==> flow/design.v <==
module glacial(input             clk,
	       input             reset,
	       output reg [15:0] mem_addr,
    	       output reg        mem_rd_en,
	       input       [7:0] mem_rd_data,
	       output reg        mem_wr_en,
	       output      [7:0] mem_wr_data,
	       input             xint,
	       input             xtick,
	       output reg        uart_tx
	       );
  reg    [1:0]  phase;
  reg    [11:1] pc;
  reg    [11:1] ret;
  reg    [15:0] ir;
  reg    [7:0]  x;
  reg    [15:0] y;
  reg    [7:0]  ac;   
  reg           cy;   
  reg 		prev_xtick;
  reg           tick;
  reg           phase3;
  reg 		inst_opr;
  reg    [1:0]  mem_addr_sel;
  reg    [2:0]  pc_sel;
  reg    [0:0]  ret_sel;
  reg    [1:0] 	x_sel;
  reg    [1:0] 	y_sel;
  reg    [1:0]	ac_sel;
  reg    [1:0]	cy_sel;
  reg           clr_tick;
  reg 		uart_tx_sel;
  reg    [7:0]  rotate_out;
  reg           rotate_cout;
  reg	 [7:0]  mem_rd_data_delayed;
  reg    [7:0]	alu_b;
  reg    [7:0]	alu_out;
  reg    	alu_cy_out;
  reg           branch_cond;
  reg  	        skb_cond;
  localparam [1:0] mem_addr_sel_pc = 2'b00;
  localparam [1:0] mem_addr_sel_ir = 2'b01;
  localparam [1:0] mem_addr_sel_x  = 2'b10;
  localparam [1:0] mem_addr_sel_y  = 2'b11;
  localparam [2:0] pc_sel_hold   = 3'b100;
  localparam [2:0] pc_sel_inc    = 3'b000;
  localparam [2:0] pc_sel_add_a  = 3'b001;
  localparam [2:0] pc_sel_return = 3'b010;
  localparam [2:0] pc_sel_branch = 3'b011;
  localparam [0:0] ret_sel_hold  = 1'b0;
  localparam [0:0] ret_sel_pc    = 1'b1;
  localparam [1:0] x_sel_hold    = 2'b00;
  localparam [1:0] x_sel_ac      = 2'b01;
  localparam [1:0] x_sel_inc     = 2'b10;
  localparam [1:0] y_sel_hold    = 2'b10;
  localparam [1:0] y_sel_ac      = 2'b00;
  localparam [1:0] y_sel_inc     = 2'b01;
  localparam [1:0] ac_sel_hold   = 2'b00;
  localparam [1:0] ac_sel_alu    = 2'b01;
  localparam [1:0] ac_sel_rotate = 2'b10;
  localparam [1:0] cy_sel_hold   = 2'b00;
  localparam [1:0] cy_sel_alu    = 2'b01;
  localparam [1:0] cy_sel_rotate = 2'b10;
  localparam [1:0] cy_sel_ir2    = 2'b11;
  localparam [1:0] alu_op_sel_mem = 2'b00;
  localparam [1:0] alu_op_sel_and = 2'b01;
  localparam [1:0] alu_op_sel_xor = 2'b10;
  localparam [1:0] alu_op_sel_adc = 2'b11;
  assign mem_wr_data = ac;
  always @(posedge clk) begin
    if (reset) begin
      phase <= 0;
    end else begin
      phase <= phase + 1;
    end
  end
  always @(posedge clk) begin
    prev_xtick <= xtick;
    if (reset | clr_tick)
      tick <= 1'b0;
    else if ((prev_xtick == 1'b0) & (xtick == 1'b1))
      tick <= 1'b1;
  end
  always @(posedge clk) begin
    if (reset)
      uart_tx <= 1'b1;
    else if (uart_tx_sel == 1'b1)
      begin
        uart_tx <= ac[0];
      end
  end
  always @(posedge clk) begin
    if (phase == 0)
      ir[15:8] = mem_rd_data;
    if (phase == 1)
      ir[7:0] = mem_rd_data;
  end
  always @(ir[15:12]) begin
    inst_opr = (ir[15:12] == 4'b0000);
  end
  always @(phase) begin
    phase3 = (phase == 3);
  end
  always @(posedge clk) begin
    mem_rd_data_delayed <= mem_rd_data;
  end
  always @(ir[13:12], ir[7:0], mem_rd_data_delayed) begin
    if (ir[13:12] == 2'b00)
      alu_b = ir [7:0];
    else 
      alu_b = mem_rd_data_delayed;
  end
  always @(ir[9:8], ac, alu_b, cy) begin
    case (ir[9:8])
      alu_op_sel_mem: { alu_cy_out, alu_out } = { cy, alu_b };
      alu_op_sel_and: { alu_cy_out, alu_out } = { cy, ac & alu_b };
      alu_op_sel_xor: { alu_cy_out, alu_out } = { cy, ac ^ alu_b };
      alu_op_sel_adc: { alu_cy_out, alu_out } = { 1'b0, ac } + { 1'b0, alu_b } + { 8'b0000000, cy };
    endcase
  end
  always @(phase, mem_addr_sel, pc, ir, x, y) begin
    case (mem_addr_sel)
      mem_addr_sel_pc: mem_addr = { 4'b0000, pc, phase[0] };
      mem_addr_sel_ir: mem_addr = { 8'b00000000, ir [7:0] };
      mem_addr_sel_x:  mem_addr = { 8'b00000000, x };
      mem_addr_sel_y:  mem_addr = y;
    endcase
  end
  always @(ir[13:12], ac, cy, xint, tick) begin
    case (ir[13:12])
      2'b00: branch_cond = (ac == 8'b00000000);
      2'b01: branch_cond = cy;
      2'b10: branch_cond = xint;
      2'b11: branch_cond = tick;
    endcase
  end
  always @(ir[10:8], mem_rd_data_delayed) begin
    skb_cond = mem_rd_data_delayed[ir[10:8]];
  end
  always @(posedge clk) begin
    if (reset) begin
      pc <= 0;
    end else begin
      case (pc_sel)
	pc_sel_hold:   ;
        pc_sel_inc:    pc <= pc + 1;
	pc_sel_add_a:  pc <= pc + { 3'b000, ac };
	pc_sel_return: pc <= ret;
	pc_sel_branch: pc <= ir [10:0];
	default:       ;
      endcase
    end
  end  
  always @(posedge clk) begin
    case (ret_sel)
      ret_sel_hold:  ;
      ret_sel_pc:    ret <= pc;
    endcase
  end
  always @(posedge clk) begin
    case (x_sel)
      x_sel_hold:  ;
      x_sel_ac:    x <= ac;
      x_sel_inc:   x <= x + 1;
      default:     ;
    endcase
  end
  always @(posedge clk) begin
    case (y_sel)
      y_sel_hold:  ;
      y_sel_ac:    y <= { ac, y [15:8] };
      y_sel_inc:   y <= y + 1;
      default:     ;
    endcase
  end
  always @(ac, cy, ir [4]) begin
    if (ir [4]) begin
      rotate_out  = { cy, ac [7:1] };
      rotate_cout = ac [0];
    end else begin
      rotate_out  = { ac [6:0], cy };
      rotate_cout = ac [7];
    end
  end
  always @(posedge clk) begin
    case (ac_sel)
      ac_sel_hold:   ;
      ac_sel_alu:    ac <= alu_out;
      ac_sel_rotate: ac <= rotate_out;
      default:       ;
    endcase
  end
  always @(posedge clk) begin
    case (cy_sel)
      cy_sel_hold:   ;
      cy_sel_alu:    cy <= alu_cy_out;
      cy_sel_rotate: cy <= rotate_cout;
      cy_sel_ir2:    cy <= ir[2];
    endcase
  end
  always @(phase, phase3, ir, inst_opr, skb_cond, branch_cond) begin
    pc_sel = pc_sel_hold;
    ret_sel = ret_sel_hold;
    x_sel = x_sel_hold;
    y_sel = y_sel_hold;
    ac_sel = ac_sel_hold;
    cy_sel = cy_sel_hold;
    mem_rd_en = ! phase3;   
    mem_wr_en = phase3 & (ir[15:14] == 2'b00) & (ir[13:12] != 2'b00);   
    if (phase[1] == 0)
      mem_addr_sel = mem_addr_sel_pc;
    else if (ir[13] == 1'b0)
      mem_addr_sel = mem_addr_sel_ir;
    else if (ir[0] == 0)
      mem_addr_sel = mem_addr_sel_x;
    else
      mem_addr_sel = mem_addr_sel_y;
    uart_tx_sel = phase3 & inst_opr & ir[8];
    clr_tick    = phase3 & inst_opr & ir[9];
    case (phase)
      0:
	begin
	  ;
	end
      1:
	begin
	  pc_sel = pc_sel_inc;
	end
      2:
	begin
	  if (inst_opr)
	    begin
	      if (ir[3] == 1'b1)
		cy_sel = cy_sel_ir2;      
	      if (ir[6] == 1'b1)
		pc_sel = pc_sel_return;   
	    end
        end
      3:
       begin
	if (inst_opr)
	  begin
	    if (ir[1] == 1'b1)
	      begin
		if (ir[0] == 1'b0)
		  x_sel = x_sel_ac;   
		else
		  y_sel = y_sel_ac;   
	      end
	    if (ir[5] == 1'b1)   
	      begin
		ac_sel = ac_sel_rotate;
		cy_sel = cy_sel_rotate;
	      end
	    if (ir[7] == 1'b1)
	      pc_sel = pc_sel_add_a;   
	  end  
	if ((ir[15:14] != 2'b11) & (ir[13:12] == 2'b11))
	  begin
	    if (ir[0] == 1'b0)
	      x_sel = x_sel_inc;
	    else
	      y_sel = y_sel_inc;
	  end
	if (ir[15:14] == 2'b01)
	  begin
	    ac_sel = ac_sel_alu;
	    cy_sel = cy_sel_alu;
	  end
	casez (ir[15:8])
	  8'b1000????:  
	    begin
	      pc_sel = pc_sel_branch;
	      if (ir[11])
		ret_sel = ret_sel_pc;
	    end
	  8'b1001????,  
	  8'b1010????,  
	  8'b1011????:  
	    begin
	      if (skb_cond == ir[11])
		pc_sel = pc_sel_inc;
	    end
	  8'b11??????:  
	    begin
	      if (branch_cond == ir[11])
		pc_sel = pc_sel_branch;
	    end
	  default:
	    ;
	endcase
       end
    endcase
  end
endmodule
Tool chain data of glacial
The steps from the RTL of glacial to its reports follow in flow order. Lines are those of the file above, counted from 1. Cell names lack the library's common part. A cell with - has no value.

Design top: glacial. Clock: clk. Library: sky130hd. Corner: tt_025C_1v80.

Word level
Source: Yosys, flattened and elaborated, memories not mapped. Widths are those after wreduce. Registers that Yosys merges into a memory's read port (data or address) are not register bits. Print and check cells do not count. Equal cells are merged and count once.

Latch bits: 0. For output and inout port bits the number is 27. Under clocked read ports x word width stands 0. The entry for input bits reads 12. The figure for register bits after elaboration is 84. RAM bits: 0. Memory cells: 0. ROM bits: 0. Under word-level cells stands 131.

Under equal/unequal tests stands 35. The figure for bitwise logic cells is 11. For add/subtract/negate cells the number is 7. For shift-type cells the number is 1. Under div/mod/pow operators stands 0. Under magnitude comparators stands 0. Reductions and logical operators: 20. Under mux-type cells stands 44. Under $mul stands 0.

Operator list (number): 16-bit parallel mux with 4-bit select (1); 11-bit parallel mux with 4-bit select (1); 9-bit parallel mux with 4-bit select (1); 16-bit parallel mux with 2-bit select (1); 8-bit parallel mux with 2-bit select (2); 2-bit two-way mux (14); 2-bit equality test (second input constant) (13); 2-bit by 1-bit equality test with 1-bit output (second input constant) (9); 3-bit two-way mux (6); 16-bit by 1-bit adder with 16-bit output (second input constant) (1); 4-bit equality test (second input constant) (4); 8-bit two-way mux (2); 2-bit zero test (6); 3-bit parallel mux with 4-bit select (1); 2-bit parallel mux with 2-bit select (3); 11-bit by 1-bit adder with 11-bit output (second input constant) (1); 11-bit by 8-bit adder with 11-bit output (1); 8-bit by 8-bit adder with 9-bit output (1); 9-bit by 1-bit adder with 9-bit output (1); 3-bit parallel mux with 3-bit select (1); 2-bit inequality test (second input constant) (4); 2-bit nonzero test (4); 8-bit by 1-bit adder with 8-bit output (second input constant) (1); 8-bit by 3-bit variable part select with 1-bit output (1); 8-bit bitwise AND (1); 8-bit bitwise XOR (1); 8-bit zero test (1); 1-bit bitwise AND (7).

Not listed: further kinds 19, cells in them 28.

Logic depth
Longest topological path by Yosys (ltp), each cell counted once; first at word level (registers and memories cut), then after technology mapping (sequential cells cut; the memories' decode and read muxes count).

Under depth after elaboration stands 8. ABC_AREA: 0. For depth in mapped cells the number is 17. Gate-level depth less buffers: 16.

Netlist
Yosys stat after the flow's synthesis: flattened, memories mapped to cells. It holds for the ABC_AREA given above (unset counts as 0); a run with the other value may have another netlist.

The entry for cell count reads 541. The entry for mapped area reads 5408.9 µm². Sequential part of the area: 2282.2 µm². The figure for mapped flip-flops is 84. Under buffers stands 32.

Cells by type: edfxtp_1 (number 60, total area 1.8E+03 µm²); dfxtp_1 (number 24, total area 480.461 µm²); ha_1 (number 25, total area 312.8 µm²); mux2i_1 (number 28, total area 280.269 µm²); a21oi_1 (number 50, total area 250.24 µm²); nor2_1 (number 55, total area 206.448 µm²); mux2_2 (number 18, total area 202.694 µm²); nand2_1 (number 43, total area 161.405 µm²); xor2_1 (number 16, total area 140.134 µm²); mux4_2 (number 6, total area 135.13 µm²); xnor2_1 (number 10, total area 87.584 µm²); nand3_1 (number 17, total area 85.082 µm²); o21ai_0 (number 17, total area 85.082 µm²); inv_1 (number 21, total area 78.826 µm²); a21o_1 (number 10, total area 75.072 µm²); clkbuf_1 (number 20, total area 75.072 µm²); and2_1 (number 10, total area 62.56 µm²); a211oi_1 (number 8, total area 60.058 µm²).

Other cell types: 44; their cells: 103.

Timing after synthesis
Path of least setup slack by OpenSTA after synthesis, without wires, with an ideal clock, recovery checks aside; 20% of the period is set as input and as output delay. Where synthesis merged equal registers, the netlist keeps one of their names.

Kind: register -> register. Start point: reg ac[0]. End point: reg pc[11]. Under path buffers stands 1. Under clock period stands 3.92 ns. For stages on the path the number is 17. Time at the first pin: 0.000 ns. The entry for slack reads -0.313 ns. Under library setup time stands 0.128 ns. Data required time: 3.792 ns. The entry for arrival reads 4.106 ns. The figure for path delay is 4.234 ns. Synthesis period reached: 4.233 ns.

"path delay" is the arrival time less input delay plus setup time. "stages on the path": output pins that drive a net of the path, with the launching flip-flop's if there is one; two outputs of one cell count as two. "synthesis period reached" = period - worst setup slack (recovery checks aside). The figure is calculated, with input and output delays left at 20% of the set period. The rows between start and end are the longest chain of elaborated cells between them; the timing report does not say that the signal goes this way. Where chains are equally long, one stands for them. A line is the first line of the expression or statement that the cell stems from. Yosys adds cells for indexed reads and writes and turns some case tables into memories. At most two assigning lines are given for a register; there are more.

Cells stage by stage: edfxtp_1 or4_1 o211a_1 a211oi_4 a22oi_2 buf_6 nor3_2 nand2b_1 ha_1 fa_1 a21oi_1 nor2b_1 a311o_1 o31ai_1 nor4b_1 a221oi_2 o41ai_1. Under length of the longest elaborated chain stands 8. For elaborated cells on any way between the ends the number is 13. RTL lines with such cells: 7. Those cells by class: add/sub (1); eq/ne (4); mux (5); reduce/logical (3).

RTL lines, path post-synthesis: from (decl) (line 18) `reg    [7:0]  ac;`; from (assign) (line 188) `ac_sel_alu:    ac <= alu_out;`; from (assign) (line 189) `ac_sel_rotate: ac <= rotate_out;`; 8-bit zero test (line 131) `2'b00: branch_cond = (ac == 8'b00000000);`; 1-bit parallel mux with 4-bit select (line 130) `case (ir[13:12])`; 1-bit equality test (line 286) `if (branch_cond == ir[11])`; 3-bit two-way mux (line 286); 3-bit parallel mux with 3-bit select (line 270) `casez (ir[15:8])`; 3-bit parallel mux with 4-bit select (line 220) `case (phase)`; 3-bit by 2-bit equality test with 1-bit output (line 144) `case (pc_sel)`; 11-bit parallel mux with 4-bit select (line 144); to (assign) (line 146) `pc_sel_inc:    pc <= pc + 1;`; to (assign) (line 147) `pc_sel_add_a: pc <= pc + { 3'b000, ac };`; to (decl) (line 13) `reg    [11:1] pc;`.

Path in the finished layout
Path of least setup slack in the final report of flow run A (OpenROAD, finished layout, wires in). Where an end is a register, its clock arrival counts in the times.

Kind: register -> register. Start point: reg ac[4]. End point: reg pc[11]. For stages on the path the number is 16. Time at the first pin: 0.35 ns. The entry for slack reads -1.08 ns. Under library setup time stands 0.12 ns. The entry for arrival reads 4.07 ns. Under clock period stands 2.76 ns. Under path buffers stands 0. Data required time: 2.99 ns.

The rows between start and end are the longest chain of elaborated cells between them; the timing report does not say that the signal goes this way. Where chains are equally long, one stands for them. At most two assigning lines are given for a register; there are more.

Cells stage by stage: edfxtp_1 or4_4 o211a_1 a211oi_4 o221ai_2 nor3_4 nand2b_1 ha_2 fa_2 a21oi_2 nor2b_1 a311o_1 o31ai_4 nor4b_2 a221oi_2 o41ai_1. Under length of the longest elaborated chain stands 8. For elaborated cells on any way between the ends the number is 13. RTL lines with such cells: 7. Those cells by class: add/sub (1); eq/ne (4); mux (5); reduce/logical (3).

RTL lines, path after layout: from (decl) (line 18) `reg    [7:0]  ac;`; from (assign) (line 188) `ac_sel_alu:    ac <= alu_out;`; from (assign) (line 189) `ac_sel_rotate: ac <= rotate_out;`; 8-bit zero test (line 131) `2'b00: branch_cond = (ac == 8'b00000000);`; 1-bit parallel mux with 4-bit select (line 130) `case (ir[13:12])`; 1-bit equality test (line 286) `if (branch_cond == ir[11])`; 3-bit two-way mux (line 286); 3-bit parallel mux with 3-bit select (line 270) `casez (ir[15:8])`; 3-bit parallel mux with 4-bit select (line 220) `case (phase)`; 3-bit by 2-bit equality test with 1-bit output (line 144) `case (pc_sel)`; 11-bit parallel mux with 4-bit select (line 144); to (assign) (line 146) `pc_sel_inc:    pc <= pc + 1;`; to (assign) (line 147) `pc_sel_add_a: pc <= pc + { 3'b000, ac };`; to (decl) (line 13) `reg    [11:1] pc;`.

Appendix: measured runs

Flow measurements of glacial on sky130hd: 2 stored runs with different settings, listed in no order. Input and output delays are each 20% of the period that was set; the output load is 0.01 pF. "clock period reached": clock period set for the run, less the worst setup slack. It is reckoned from that one timing run; input and output delays stay at 20% of the period that was set. "worst setup path time" = time allowed to the worst setup path (clock period - input delay - output delay, where it has them) - its slack; a late launch clock adds to it, a late capture clock takes from it. By "total power of the final layout" is meant OpenSTA's value without simulated activity: inputs other than the clock are taken to toggle once in ten clock periods, and the tool carries that through the logic.

Flow run A has these settings: period_ns 2.76; CORE_UTILIZATION 41; SETUP_SLACK_MARGIN 0.07; CORE_ASPECT_RATIO 0.88; CELL_PAD_IN_SITES_DETAIL_PLACEMENT 0; SLEW_MARGIN 35; CAP_MARGIN 20; CORE_MARGIN 2. The worst hold slack in the final report is 0.481 ns. For the total power of the final layout the run shows 3.434 mW. The area inside the die boundary is 14129.0 µm². The total negative setup slack comes to -12.931 ns. The worst setup path time comes to 3.84 ns. Worst setup path kind: register -> register. The clock period reached comes to 3.840 ns. For the setup slack of the worst path the run shows -1.080 ns. For the post-route utilization the run shows 56.1%. For the standard-cell area of the final layout the run shows 7249.4 µm². The synthesis area reads 5408.9 µm².

Flow run B has these settings: period_ns 7.31; CORE_UTILIZATION 67; SETUP_SLACK_MARGIN 1.98; PLACE_DENSITY_LB_ADDON 0.04; CELL_PAD_IN_SITES_GLOBAL_PLACEMENT 1; ABC_AREA 0; GPL_TIMING_DRIVEN 0; CTS_CLUSTER_DIAMETER 201; CAP_MARGIN 20; CORE_MARGIN 2; SLEW_MARGIN 20. Outcome: unfinished; error FLW-0024 in placement.
